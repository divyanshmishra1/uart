==> flow/design.v <==
module SIPO(
    input  wire         rst_n,        
    input  wire         data_tx,        
    input  wire         baud_clk,      
    output wire         active_flag,    
    output wire         recieved_flag,  
    output wire  [10:0] data_parll   
);
reg [10:0] temp, data_parll_temp;
reg [3:0]  frame_counter, stop_count;
reg [1:0]  next_state;
localparam IDLE   = 2'b00,
           CENTER = 2'b01,
           FRAME  = 2'b11,
           GET    = 2'b10;
always @(posedge baud_clk, negedge rst_n) begin
  if (!rst_n) begin
    next_state    <= IDLE;
    stop_count    <= 4'd0;
    frame_counter <= 4'd0;
    temp          <= {11{1'b1}};
  end
  else begin
    case (next_state)
      IDLE : 
      begin
        temp          <= {11{1'b1}};
        stop_count    <= 4'd0;
        frame_counter <= 4'd0;
        if(~data_tx) begin
          next_state  <= CENTER;
        end
        else begin
          next_state  <= IDLE;
        end
      end
      CENTER : 
      begin
        if(stop_count == 4'd6) begin
          stop_count     <= 4'd0;
          next_state     <= GET;
        end
        else begin
          stop_count  <= stop_count + 4'b1;
          next_state  <= CENTER;
        end
      end
      FRAME :
      begin
        temp <= data_parll_temp;
        if(frame_counter == 4'd10) begin
          frame_counter <= 4'd0;
          next_state    <= IDLE;
        end
        else begin
          if(stop_count == 4'd14) begin
            frame_counter  <= frame_counter + 4'b1;
            stop_count     <= 4'd0; 
            next_state     <= GET;
          end
          else begin
            frame_counter  <= frame_counter;
            stop_count     <= stop_count + 4'b1;
            next_state     <= FRAME;
          end
        end
      end
      GET : begin 
        next_state     <= FRAME;
        temp           <= data_parll_temp;
      end
    endcase
  end
end
always @(*) begin
  case (next_state)
    IDLE, CENTER, FRAME: data_parll_temp  = temp;
    GET : begin
      data_parll_temp    = temp >> 1;
      data_parll_temp[10] = data_tx;
    end
  endcase
end
assign data_parll    = recieved_flag? data_parll_temp : {11{1'b1}};
assign recieved_flag = (frame_counter == 4'd10);
assign active_flag   = !recieved_flag;
endmodule
-- From RTL to reports: SIPO
Tool output for the design above, in the order of the flow.
Lines are those of the file above, counted from 1.
Library cell names are shortened.
The mark n/a stands for no value.
- top module: SIPO
- clock input: baud_clk
- standard-cell library: sky130hd
- timing corner: tt_025C_1v80

-- After elaboration
Source: Yosys, flattened and elaborated, memories not mapped. Widths are those after wreduce. Registers that Yosys merges into a memory's read port (data or address) are not register bits. Print and check cells do not count.
- add/sub/neg operators: 2
- equal/unequal tests: 8
- noted muxes and demuxes: 16
- reductions and logical operators at 9
- operators with widths (kind ; count):
    case mux 11 bit (select 2 bit) ; 1
    case mux 10 bit (select 2 bit) ; 1
    two-way mux 4 bit ; 5
    case mux 4 bit (select 3 bit) ; 1
    two-way mux 11 bit ; 1
    adder 4 x 1 -> 4 bit with constant B ; 2
    equality test 4 bit with constant B ; 2
    case mux 4 bit (select 2 bit) ; 1
    case mux 2 bit (select 4 bit) ; 1
    equality test 2 bit with constant B ; 2
    AND reduction 2 bit ; 2
    nonzero test 2 bit ; 2
    equality test 4 x 3 -> 1 bit with constant B ; 1
    two-way mux 2 bit ; 2
    inequality test 3 bit with constant B ; 1
    nonzero test 3 bit ; 1
    OR reduction 3 bit ; 1
    equality test 2 x 1 -> 1 bit with constant B ; 1
    inequality test 2 bit with constant B ; 1
    logical NOT 2 bit ; 1
    OR reduction 2 bit ; 1
    case mux 1 bit (select 2 bit) ; 1
    two-way mux 1 bit ; 2
    logical NOT 1 bit ; 1
- noted bits in registers: 21
- noted input port bits: 3
- output and inout bits: 13
- elaborated cells: 39

-- Depth
Depth = most cells in a row (Yosys ltp): at word level without a register or memory, in the mapped netlist without a sequential cell, where the memories' decode and read muxes count.
- noted depth after elaboration: 4
- noted ABC_AREA: 0
- mapped depth at 6

-- After synthesis
Yosys stat after the flow's synthesis: flattened, memories mapped to cells. It holds for the ABC_AREA given above (unset counts as 0); a run with the other value may have another netlist.
- noted cells in the netlist: 142
- synthesis area at 1293.7 um^2
- sequential area at 590.6 um^2
- noted mapped flip-flops: 23
- cells by type (cell type ; count ; total area (um^2)):
    dfstp_2 ; 12 ; 315.302
    dfrtp_1 ; 11 ; 275.264
    o211ai_1 ; 10 ; 75.072
    nand2_1 ; 18 ; 67.565
    a21oi_1 ; 13 ; 65.062
    inv_1 ; 17 ; 63.811
    ha_1 ; 4 ; 50.048
    nor2_1 ; 13 ; 48.797
    a21o_1 ; 3 ; 22.522
    mux2i_1 ; 2 ; 20.019
    nand3_1 ; 4 ; 20.019
    o21ai_0 ; 4 ; 20.019
    o22ai_4 ; 1 ; 20.019
    o32ai_1 ; 2 ; 17.517
    xnor2_1 ; 2 ; 17.517
    o311ai_2 ; 1 ; 16.266
    clkbuf_1 ; 4 ; 15.014
    clkbuf_8 ; 1 ; 13.763
Not listed: further types 18, cells in them 20.

-- Timing after synthesis
Source: OpenSTA report_checks on the synthesized netlist (no wires, ideal clock, input and output delay 20% of the period each), path of least setup slack; recovery checks are left aside. Register names are those of the netlist, which keeps one name where synthesis merged equal registers.
- kind: register to output
- from: register frame_counter[0]
- to: output port data_parll[2]
- period: 3.42 ns
- external output delay at 0.684 ns
- noted time at the first pin: 0.000 ns
- arrival time: 1.298 ns
- data required time at 2.736 ns
- slack at 1.438 ns
- noted delay of the path: 1.298 ns
- noted stages: 7
- path buffers at 1
- synthesis period reached: 1.982 ns
"delay of the path" = arrival - input delay + setup time.
At an output port there is no setup time.
"stages" counts driving pins, that of a launching flip-flop among them; a cell with two outputs on the path counts twice.
"synthesis period reached" = period - worst setup slack (recovery checks aside). The figure is calculated, with input and output delays left at 20% of the set period.
The rows between start and end are the longest chain of elaborated cells between them; the timing report does not say that the signal goes this way. Where chains are equally long, one stands for them.
Each line given opens the expression or statement behind the cell; cells for indexed reads and writes are added by Yosys, which also makes memories of some case tables.
At most two assigning lines are given for a register; there are more.
- cell sequence: dfrtp_1 -> inv_1 -> ha_1 -> nand3b_2 -> inv_1 -> buf_2 -> o211ai_1
- length of the longest elaborated chain: 2
- elaborated cells on any way between the ends at 2
- those cells by class: 1 x eq/ne; 1 x mux
- ends and longest elaborated chain, after synthesis (what ; RTL line ; source):
    start: declaration ; 10 ; reg [3:0]  frame_counter, stop_count;
    start: assignment ; 57 ; frame_counter  <= frame_counter + 4'b1;
    start: assignment ; 62 ; frame_counter  <= frame_counter;
    equality test 4 bit ; 85 ; assign recieved_flag = (frame_counter == 4'd10);
    two-way mux 11 bit ; 84 ; assign data_parll    = recieved_flag? data_parll_temp : {11{1'b1}};
    end: declaration ; 7 ; output wire  [10:0] data_parll
Some nets on the timed path still bear RTL names; the line given drives or declares the net.
- named nets, after synthesis (signal ; RTL line ; source):
    active_flag ; 86 ; assign active_flag   = !recieved_flag;
    recieved_flag ; 85 ;

-- Worst path after layout
From the final timing report of flow run A: the path of least setup slack in the routed layout; clock arrival at registers is part of the times.
- kind: register to output
- from: register frame_counter[0]
- to: output port data_parll[10]
- period: 1.4 ns
- external output delay at 0.28 ns
- noted time at the first pin: 0.27 ns
- arrival time: 1.42 ns
- data required time at 1.12 ns
- slack at -0.30 ns
- noted stages: 7
- path buffers at 1
The rows between start and end are the longest chain of elaborated cells between them; the timing report does not say that the signal goes this way. Where chains are equally long, one stands for them.
At most two assigning lines are given for a register; there are more.
- cell sequence: dfrtp_1 -> inv_2 -> ha_4 -> nand3b_4 -> inv_4 -> o211ai_1 -> buf_2
- length of the longest elaborated chain: 2
- elaborated cells on any way between the ends at 2
- those cells by class: 1 x eq/ne; 1 x mux
- ends and longest elaborated chain, after layout (what ; RTL line ; source):
    start: declaration ; 10 ; reg [3:0]  frame_counter, stop_count;
    start: assignment ; 57 ; frame_counter  <= frame_counter + 4'b1;
    start: assignment ; 62 ; frame_counter  <= frame_counter;
    equality test 4 bit ; 85 ; assign recieved_flag = (frame_counter == 4'd10);
    two-way mux 11 bit ; 84 ; assign data_parll    = recieved_flag? data_parll_temp : {11{1'b1}};
    end: declaration ; 7 ; output wire  [10:0] data_parll

Subject: flow runs of SIPO

Hi,

Design SIPO on sky130hd. What follows are 2 stored runs of the flow, each under its own settings; their order means nothing. The constraints put input and output delay at 20% of the set period each and load the outputs with 0.01 pF.
By "period achieved" is meant the clock period of the run minus its worst setup slack. This is arithmetic on one report: input and output delays are still those of the set period (20% each).
"allowed time less slack (worst setup path)" means the part of the period allowed to the worst setup path (the constraints hold back 20% at inputs and 20% at outputs) less its slack; where the path has registers, the arrival times of their clocks count too.
"total power of the final layout" rests on the timing tool's default activity at the inputs, not on a simulated workload.

Flow run A

==> flow/run.sh <==
#!/bin/bash
# the make line also repeats the synthesis and layout settings of config.mk as NAME=value (left out here)
make -C /OpenROAD-flow-scripts/flow DESIGN_CONFIG=/design/flow/config.mk WORK_HOME=/design/flow/orfs CLKGATE_MAP_FILE= finish
==> flow/config.mk <==
export PLATFORM = sky130hd
export DESIGN_NAME = SIPO
export DESIGN_NICKNAME = SIPO
export VERILOG_FILES = /design/flow/design.v
export SDC_FILE = /design/flow/constraint.sdc
export NUM_CORES = 4
export LEC_CHECK = 0
export CAP_MARGIN = 20
export CELL_PAD_IN_SITES_GLOBAL_PLACEMENT = 1
export CORE_MARGIN = 9
export CORE_UTILIZATION = 18
export PLACE_DENSITY_LB_ADDON = 0.18
export SETUP_SLACK_MARGIN = 0.3
export SLEW_MARGIN = 20
export TNS_END_PERCENT = 55
==> flow/constraint.sdc <==
create_clock -name core_clock -period 1.4 [get_ports {baud_clk}]
set_input_delay 0.2800 -clock core_clock [delete_from_list [all_inputs] [get_ports {baud_clk}]]
set_output_delay 0.2800 -clock core_clock [all_outputs]
set_load 0.01 [all_outputs]

Measured in flow run A:
- noted the total negative setup slack: -4.177 ns
- noted the period achieved: 1.701 ns
- post-synthesis cell area: 1293.7 um^2
- total die area: 10563.7 um^2
- noted the worst setup slack after layout: -0.301 ns
- allowed time less slack (worst setup path): 1.42 ns
- worst setup path kind: register to output
- noted the area of the standard cells in the finished layout: 2003.2 um^2
- final design utilization: 29.2 %
- noted the total power of the final layout: 2.417 mW

Flow run B

==> flow/run.sh <==
#!/bin/bash
# the make line also repeats the synthesis and layout settings of config.mk as NAME=value (left out here)
make -C /OpenROAD-flow-scripts/flow DESIGN_CONFIG=/design/flow/config.mk WORK_HOME=/design/flow/orfs CLKGATE_MAP_FILE= finish
==> flow/config.mk <==
export PLATFORM = sky130hd
export DESIGN_NAME = SIPO
export DESIGN_NICKNAME = SIPO
export VERILOG_FILES = /design/flow/design.v
export SDC_FILE = /design/flow/constraint.sdc
export NUM_CORES = 4
export LEC_CHECK = 0
export CAP_MARGIN = 10
export CORE_MARGIN = 2
export CORE_UTILIZATION = 16
export CTS_CLUSTER_SIZE = 75
export MIN_ROUTING_LAYER = met2
export PLACE_DENSITY_LB_ADDON = 0.26
export SETUP_SLACK_MARGIN = -0.02
export SLEW_MARGIN = 0
export TNS_END_PERCENT = 25
==> flow/constraint.sdc <==
create_clock -name core_clock -period 1.5 [get_ports {baud_clk}]
set_input_delay 0.3000 -clock core_clock [delete_from_list [all_inputs] [get_ports {baud_clk}]]
set_output_delay 0.3000 -clock core_clock [all_outputs]
set_load 0.01 [all_outputs]

Measured in flow run B:
- noted the total negative setup slack: -2.225 ns
- noted the period achieved: 1.694 ns
- post-synthesis cell area: 1293.7 um^2
- total die area: 8821.0 um^2
- noted the worst setup slack after layout: -0.194 ns
- allowed time less slack (worst setup path): 1.39 ns
- worst setup path kind: register to output
- noted the area of the standard cells in the finished layout: 1774.2 um^2
- final design utilization: 22.8 %
- noted the total power of the final layout: 1.940 mW

Regards
