==> flow/design.v <==
`timescale 1ns/1ps
module BaudGenR(
    input wire         rst_n,    
    input wire         clk,       
    input wire  [1:0]  baud_rate,   
    output reg         baud_clk   
);
reg [9:0]  final_value;
reg [9:0]  clk_ticks;  
localparam BAUD24      = 2'b00,
           BAUD48      = 2'b01,
           BAUD96      = 2'b10,
           BAUD192     = 2'b11;
always @(*) 
begin
    case (baud_rate)
      BAUD24: final_value  = 10'd651;  
      BAUD48: final_value  = 10'd326;  
      BAUD96: final_value  = 10'd163;  
      BAUD192: final_value = 10'd81;  
      default: final_value = 10'd163;  
    endcase
end
always @(negedge rst_n, posedge clk) 
begin
  if(!rst_n) 
    begin
      clk_ticks   <= 10'd0;
      baud_clk      <= 1'b0;
    end
  else 
    begin
      if(clk_ticks == final_value)
      begin
        baud_clk      <= ~baud_clk;
        clk_ticks   <= 10'd0;
      end
      else 
      begin
        clk_ticks   <= clk_ticks + 1'd1;
        baud_clk      <= baud_clk;
      end
    end
end
endmodule
---- From RTL to reports: BaudGenR ----
What the tools print for BaudGenR, step after step.
Lines are those of the file above, counted from 1.
Cell names lack the library's common part.
Not given: --
design
  top ..................................... BaudGenR
  clock input ............................. clk
  standard-cell library ................... sky130hd
  timing corner ........................... tt_025C_1v80

---- Word level ----
Yosys after proc, flatten, opt, wreduce and memory -nomap, before mapping. Enables and synchronous resets that opt folds into registers are not counted as muxes. Memory bits, and registers merged into a memory's read port (data or address), are not among the register bits. Print and check cells are not counted. Equal cells are merged and count once.
word-level totals
  register bits ........................... 11
  bits in latches ......................... 0
  bits in writable memories ............... 0
  memory bits (read-only) ................. 0
  word width x clocked read ports ......... 0
  memory cells ............................ 0
  input bits .............................. 4
  output and inout port bits .............. 1
  elaborated cells ........................ 11
cells by class
  $add $sub $neg .......................... 1
  $mul .................................... 0
  divide/modulo/power cells ............... 0
  $lt $le $gt $ge ......................... 0
  equal/unequal tests ..................... 4
  shift-type cells ........................ 0
  muxes and demuxes ....................... 2
  bitwise logic cells ..................... 1
  reductions and logical operators ........ 1
operators by type and width
  cell                                                                    number
  10-bit case mux with 4-bit select                                       1
  10-bit by 1-bit adder with 10-bit output (second input constant)        1
  10-bit equality test                                                    1
  10-bit 2-to-1 mux                                                       1
  2-bit equality test (second input constant)                             2
  2-bit by 1-bit equality test with 1-bit output (second input constant)  1
  2-bit zero test                                                         1
  1-bit inverter                                                          1

---- Logic depth ----
Yosys ltp: most cells in a row. Word level: on the elaborated netlist, between registers, memories and ports. Mapped: between sequential cells and ports; inverters and the memories' decode and read muxes count.
depth
  depth in word-level cells ............... 4
  ABC_AREA ................................ 1
  mapped depth ............................ 11
  depth with buffers taken out ............ 10

---- After synthesis ----
Source: synth_stat.txt of the flow (Yosys; design flattened, memories mapped). It holds for the ABC_AREA given above (unset counts as 0); a run with the other value may have another netlist.
mapped netlist
  standard cells after synthesis .......... 125
  chip area (Yosys) ....................... 0.0008358 sq mm
  sequential area ......................... 0.0002753 sq mm
  flip-flop cells ......................... 11
  buffer cells ............................ 2
cells by type
  cell type  number  total area (sq um)
  dfrtp_1    11      275.264
  nand2_1    36      135.13
  inv_1      21      78.826
  nor2_1     21      78.826
  nand3_1    11      55.053
  xor2_1     4       35.034
  buf_6      2       22.522
  nor2_4     2       22.522
  a21oi_1    4       20.019
  nor2_8     1       20.019
  o21ai_0    4       20.019
  ha_1       1       12.512
  nand2_4    1       11.261
  nand3_2    1       10.01
  nor3_2     1       10.01
  xnor2_1    1       8.758
  o21bai_1   1       7.507
  inv_4      1       6.256
  nand4_1    1       6.256

---- Worst setup path after synthesis ----
OpenSTA on the mapped netlist: ideal clock, no wires. The path of least setup slack (recovery checks aside). Input and output delay are each 20% of the period. Register names are those of the netlist, which keeps one name where synthesis merged equal registers.
timing after synthesis
  path type ............................... input-to-reg
  from .................................... input port baud_rate[1]
  to ...................................... register clk_ticks[8]
  clock period ............................ 1890 ps
  external input delay .................... 378 ps
  setup time .............................. 124 ps
  launch time at the first pin ............ 378 ps
  arrival ................................. 1148 ps
  required time ........................... 1766 ps
  setup slack ............................. 618 ps
  delay of the path ....................... 894 ps
  stages .................................. 7
  path buffers ............................ 1
  synthesis period reached ................ 1272 ps
"delay of the path" is the arrival time less input delay plus setup time.
"stages": output pins that drive a net of the path, with the launching flip-flop's if there is one; two outputs of one cell count as two.
"synthesis period reached" = period - worst setup slack (recovery checks aside). The figure is calculated, with input and output delays left at 20% of the set period.
Between the ends stands the longest chain of elaborated cells between them, by number of cells; it is not shown to be the way that was timed. Of several equally long chains one is given.
Each line given opens the expression or statement behind the cell; cells for indexed reads and writes are added by Yosys, which also makes memories of some case tables.
A register here has more assigning lines than the two given.
on the way, after synthesis
  path through ............................ buf_6 -> nand2_4 -> inv_1 -> o21ai_0 -> nand3_1 -> nor2_4 -> nor2_1
  length of the longest elaborated chain .. 4
  elaborated cells on any way between the ends .. 7
  RTL lines with such cells ............... 2
  those cells by class .................... eq/ne (4); mux (2); reduce/logical (1)
RTL lines, path after synthesis
  what                               line  text
  start: declaration                 5     input wire  [1:0]  baud_rate,
  2-bit equality test                16    case (baud_rate)
  10-bit case mux with 4-bit select  16
  10-bit equality test               33    if(clk_ticks == final_value)
  10-bit 2-to-1 mux                  33
  end: assignment                    36    clk_ticks   <= 10'd0;
  end: assignment                    40    clk_ticks   <= clk_ticks + 1'd1;
  end: declaration                   9     reg [9:0]  clk_ticks;

---- Worst path after layout ----
Path of least setup slack in the final report of flow run A (OpenROAD, finished layout, wires in). Where an end is a register, its clock arrival counts in the times.
The report prints the path's times to 10 ps; the period is as set.
timing post-layout
  path type ............................... reg-to-reg
  from .................................... register clk_ticks[0]
  to ...................................... register clk_ticks[8]
  clock period ............................ 1150 ps
  setup time .............................. 110 ps
  launch time at the first pin ............ 270 ps
  arrival ................................. 1590 ps
  required time ........................... 1310 ps
  setup slack ............................. -280 ps
  stages .................................. 8
  path buffers ............................ 0
Between the ends stands the longest chain of elaborated cells between them, by number of cells; it is not shown to be the way that was timed. Of several equally long chains one is given.
A register here has more assigning lines than the two given.
on the way, post-layout
  path through ............................ dfrtp_1 -> ha_2 -> nand3_2 -> nor2_4 -> nand2_2 -> nor2_2 -> xor2_1 -> nor2_1
  length of the longest elaborated chain .. 2
  elaborated cells on any way between the ends .. 3
  RTL lines with such cells ............... 2
  those cells by class .................... add/sub (1); eq/ne (1); mux (1)
RTL lines, path post-layout
  what                                      line  text
  start: declaration                        9     reg [9:0]  clk_ticks;
  start: assignment                         28    clk_ticks   <= 10'd0;
  start: assignment                         40    clk_ticks   <= clk_ticks + 1'd1;
  10-bit by 1-bit adder with 10-bit output  40
  10-bit 2-to-1 mux                         33    if(clk_ticks == final_value)
  end: assignment                           36    clk_ticks   <= 10'd0;
  end: assignment                           40
  end: declaration                          9

--- measured runs ---
Top module BaudGenR; platform sky130hd; tools Yosys and OpenROAD; 2 stored runs in no particular order. Input and output delays are each 20% of the period that was set; the output load is 0.01 pF.
"allowed time less slack (worst setup path)" means the part of the period allowed to the worst setup path (the constraints hold back 20% at inputs and 20% at outputs) less its slack; where the path has registers, the arrival times of their clocks count too.
"total power after layout": no workload was simulated; the value follows from the tool's default switching activity.
"allowed time less slack (worst setup path)" is given in steps of 10 ps.

======== flow run A ========
==> flow/run.sh <==
#!/bin/bash
# the make line also repeats the synthesis and layout settings of config.mk as NAME=value (left out here)
make -C /OpenROAD-flow-scripts/flow DESIGN_CONFIG=/design/flow/config.mk WORK_HOME=/design/flow/orfs CLKGATE_MAP_FILE= finish
==> flow/config.mk <==
export PLATFORM = sky130hd
export DESIGN_NAME = BaudGenR
export DESIGN_NICKNAME = BaudGenR
export VERILOG_FILES = /design/flow/design.v
export SDC_FILE = /design/flow/constraint.sdc
export NUM_CORES = 4
export LEC_CHECK = 0
export ABC_AREA = 1
export CAP_MARGIN = 20
export CORE_ASPECT_RATIO = 1.23
export CORE_MARGIN = 2
export CORE_UTILIZATION = 27
export CTS_CLUSTER_DIAMETER = 341
export MIN_ROUTING_LAYER = met2
export PLACE_DENSITY_LB_ADDON = 0.25
export SETUP_SLACK_MARGIN = -0.06
export SLEW_MARGIN = 20
==> flow/constraint.sdc <==
create_clock -name core_clock -period 1.15 [get_ports {clk}]
set_input_delay 0.2300 -clock core_clock [delete_from_list [all_inputs] [get_ports {clk}]]
set_output_delay 0.2300 -clock core_clock [all_outputs]
set_load 0.01 [all_outputs]

-------- measured, flow run A --------
  std-cell area (final layout) ............ 0.00126 sq mm
  allowed time less slack (worst setup path) .. 1430 ps
  worst setup path type ................... reg-to-reg
  worst setup slack after layout .......... -276 ps
  post-synthesis cell area ................ 0.0008358 sq mm
  total die area .......................... 0.0035589 sq mm
  total power after layout ................ 769.7 uW

======== flow run B ========
==> flow/run.sh <==
#!/bin/bash
# the make line also repeats the synthesis and layout settings of config.mk as NAME=value (left out here)
make -C /OpenROAD-flow-scripts/flow DESIGN_CONFIG=/design/flow/config.mk WORK_HOME=/design/flow/orfs CLKGATE_MAP_FILE= finish
==> flow/config.mk <==
export PLATFORM = sky130hd
export DESIGN_NAME = BaudGenR
export DESIGN_NICKNAME = BaudGenR
export VERILOG_FILES = /design/flow/design.v
export SDC_FILE = /design/flow/constraint.sdc
export NUM_CORES = 4
export LEC_CHECK = 0
export CAP_MARGIN = 20
export CORE_MARGIN = 2
export CORE_UTILIZATION = 21
export SLEW_MARGIN = 20
==> flow/constraint.sdc <==
create_clock -name core_clock -period 1.79 [get_ports {clk}]
set_input_delay 0.3580 -clock core_clock [delete_from_list [all_inputs] [get_ports {clk}]]
set_output_delay 0.3580 -clock core_clock [all_outputs]
set_load 0.01 [all_outputs]

-------- measured, flow run B --------
  std-cell area (final layout) ............ 0.0008145 sq mm
  allowed time less slack (worst setup path) .. 1310 ps
  worst setup path type ................... input-to-reg
  worst setup slack after layout .......... 123 ps
  post-synthesis cell area ................ 0.0006619 sq mm
  total die area .......................... 0.0036168 sq mm
  total power after layout ................ 447.5 uW
--- end ---
